==> flow/design.v <==
`timescale 1ns/100ps
module rf (clk, read_rega, read_regb, write_reg, write_data, rf_we, rsa, rsb);
  input  clk;
  input  [3:0]  read_rega;
  input  [3:0]  read_regb;
  input  [3:0]  write_reg;
  input  [31:0] write_data;
  input  rf_we;
  output [31:0] rsa;
  output [31:0] rsb;
  reg    [31:0] ram_array [15:0];
  reg    [31:0] rsa;
  reg    [31:0] rsb = 32'H00000000;
  integer i; 
  initial
  begin
     for (i = 0; i < 16; i = i + 1) begin
       ram_array[i] <= 32'H00000000;
     end
  end
  always @(posedge clk)
  begin
    if (read_rega == 4'H0)
      rsa <= 32'H00000000;
    else
      rsa <= ram_array[read_rega];
  end
  always @(posedge clk)
  begin
    if (read_regb == 4'H0)
      rsb <= 32'H00000000;
    else    
      rsb <= ram_array[read_regb];
  end
  always @(posedge clk)
  begin
    if (rf_we == 1'b1)
      ram_array[write_reg] <= write_data;
  end
endmodule
==> Reports on rf <==
The steps from the RTL of rf to its reports follow in flow order.
Lines are those of the file above, counted from 1.
Operators: Yosys type, input widths -> output width; for muxes data width and select width s.
Cell names lack the library's common part.
{ "inputs": {"top": "rf", "clock_port": "clk", "lib": "sky130hd", "pvt_corner": "tt_025C_1v80"} }

==> Word-level counts <==
Source: Yosys, flattened and elaborated, memories not mapped. Widths are those after wreduce; folded enables and synchronous resets count as part of the registers. Registers that Yosys merges into a memory's read port (data or address) are not register bits. Print and check cells do not count. Equal cells are merged and count once.
Memory sizes are those after Yosys's memory passes, which may raise the word count (mostly to a power of two), join words into wider ones and drop unused or constant bits.
{ "word_totals": {"reg_bits": 0, "ramBits": 512, "clocked_rd_ports_x_width": 64, "n_memories": 1, "input_bits": 46, "output_inout_bits": 64} }
{ "op_classes": {"muxes": 3, "n_reduce_logical": 2} }
{ "memory_table": {"columns": ["memory", "words", "word_bits", "rd", "write_ports", "line", "text"], "rows": [
  ["ram_array", 16, 32, 2, 1, 11, "reg    [31:0] ram_array [15:0];"]
]} }
{ "ops": {"columns": ["operator", "count"], "rows": [
  ["$mux 32", 1],
  ["$logic_not 4->1", 2],
  ["$mux 4", 1],
  ["$mux 1", 1]
]} }

==> Longest topological paths <==
Longest topological path by Yosys (ltp), each cell counted once; first at word level (registers and memories cut), then after technology mapping (sequential cells cut; the memories' decode and read muxes count).
{ "depth": {"ltp_word": 1, "ABC_AREA": 0, "mapped_depth": 9} }

==> After synthesis <==
Yosys stat after the flow's synthesis: flattened, memories mapped to cells. It holds for the ABC_AREA given above (unset counts as 0); a run with the other value may have another netlist.
{ "synth_totals": {"mapped_cells": 1251, "mapped_area_um2": 23361.2, "seq_area_um2": 15695.1, "ffs": 544, "n_buf": 97} }
{ "types": {"columns": ["cell_type", "count"], "rows": [
  ["edfxtp_1", 480],
  ["mux4_2", 166],
  ["dfxtp_1", 64],
  ["mux2i_1", 81],
  ["mux2_2", 63],
  ["a221oi_1", 37],
  ["a21oi_1", 53],
  ["a221o_1", 26],
  ["nor3_1", 40],
  ["o22ai_1", 32],
  ["a22oi_1", 26],
  ["nor2_1", 47],
  ["buf_2", 35],
  ["clkbuf_1", 39],
  ["buf_6", 8],
  ["buf_12", 4],
  ["nand2b_1", 10],
  ["buf_4", 6]
]} }
Other cell types: 13; their cells: 34.

==> Path before layout <==
OpenSTA on the mapped netlist: ideal clock, no wires. The path of least setup slack (recovery checks aside). Input and output delay are each 20% of the period. Register names are those of the netlist, which keeps one name where synthesis merged equal registers.
{ "synth_path": {"kind": "input -> register", "start": "input port write_reg[2]", "end": "memory ram_array[8][0]", "period_ns": 4.27, "input_delay_ns": 0.854, "setup_ns": 0.461, "arrival_time_ns": 3.272, "t_required_ns": 3.809, "path_slack_ns": 0.537, "path_delay_ns": 2.879, "stages": 2, "period_less_setup_slack_ns": 3.733} }
"path_delay_ns" = arrival - input delay + setup time.
"stages": output pins that drive a net of the path, with the launching flip-flop's if there is one; two outputs of one cell count as two.
"period_less_setup_slack_ns" = period - worst setup slack (recovery checks aside). The figure is calculated, with input and output delays left at 20% of the set period.
Between the ends stands the longest chain of elaborated cells between them, by number of cells; it is not shown to be the way that was timed. Of several equally long chains one is given.
Each line given opens the expression or statement behind the cell; cells for indexed reads and writes are added by Yosys, which also makes memories of some case tables.
{ "synth_via": {"path_cell_list": "nand3b_1 > nor3_1", "elab_chain_len": 1, "cells_between": 1, "lines_between": 1, "cone_classes": "1 x mux"} }
{ "synth_lines": {"columns": ["item", "line", "text"], "rows": [
  ["start: declaration", 6, "input  [3:0]  write_reg;"],
  ["$mux 4", 37, "if (rf_we == 1'b1)"],
  ["end: declaration", 11, "reg    [31:0] ram_array [15:0];"]
]} }

==> Path in the finished layout <==
Path of least setup slack in the final report of flow run 1 (OpenROAD, finished layout, wires in). Where an end is a register, its clock arrival counts in the times.
{ "layout_path": {"kind": "register -> output", "start": "register rsa[31]", "end": "output port rsa[31]", "period_ns": 2.88, "out_delay_ns": 0.58, "arrival_time_ns": 1.61, "t_required_ns": 2.30, "path_slack_ns": 0.69, "stages": 2} }
{ "layout_via": {"path_cell_list": "dfxtp_1 > clkdlybuf4s50_1", "elab_chain_len": 0, "cells_between": 0, "lines_between": 0} }
{ "layout_lines": {"columns": ["item", "line", "text"], "rows": [
  ["start: declaration", 9, "output [31:0] rsa;"],
  ["end: declaration", 9, null]
]} }

Module rf, platform sky130hd: 2 stored runs of the flow (Yosys, OpenROAD) with differing settings, in no particular order. Input and output delays are each 20% of the period that was set; the output load is 0.01 pF.
By "clock_period_reached_ns" is meant the clock period of the run minus its worst setup slack. This is arithmetic on one report: input and output delays are still those of the set period (20% each).
"worst_path_ns" = time allowed to the worst setup path (clock period - input delay - output delay, where it has them) - its slack; a late launch clock adds to it, a late capture clock takes from it.
"final_power_mw" is the tool's figure for a default switching activity; nothing was simulated.
[
  {
    "run": "flow run 1",
    "settings": { "period_ns": 2.88, "CORE_UTILIZATION": 38, "PLACE_DENSITY_LB_ADDON": 0.24, "CELL_PAD_IN_SITES_DETAIL_PLACEMENT": 0, "ABC_AREA": 0, "GPL_TIMING_DRIVEN": 1, "CTS_CLUSTER_DIAMETER": 359, "CAP_MARGIN": 15, "SLEW_MARGIN": 25, "MIN_ROUTING_LAYER": "met1", "CORE_MARGIN": 2 },
    "results": { "final_power_mw": 18.613, "final_stdcell_area_um2": 27985.6, "clock_period_reached_ns": 2.185, "final_setup_ws_ns": 0.695, "worst_path_ns": 1.61, "worst_path_kind": "register -> output", "synth_chip_area_um2": 23361.2, "hold_ws_ns": 0.477, "fin_util_frac": 0.462, "total_negative_slack_ns": 0.000, "dieArea_um2": 63476.3 }
  },
  {
    "run": "flow run 2",
    "settings": { "period_ns": 6.36, "CAP_MARGIN": 20, "CORE_MARGIN": 2, "CORE_UTILIZATION": 40, "SLEW_MARGIN": 20 },
    "results": { "final_power_mw": 8.155, "final_stdcell_area_um2": 27169.8, "clock_period_reached_ns": 3.171, "final_setup_ws_ns": 3.189, "worst_path_ns": 1.90, "worst_path_kind": "input -> register", "synth_chip_area_um2": 23361.2, "hold_ws_ns": 0.609, "fin_util_frac": 0.471, "total_negative_slack_ns": 0.000, "dieArea_um2": 60351.3 }
  }
]
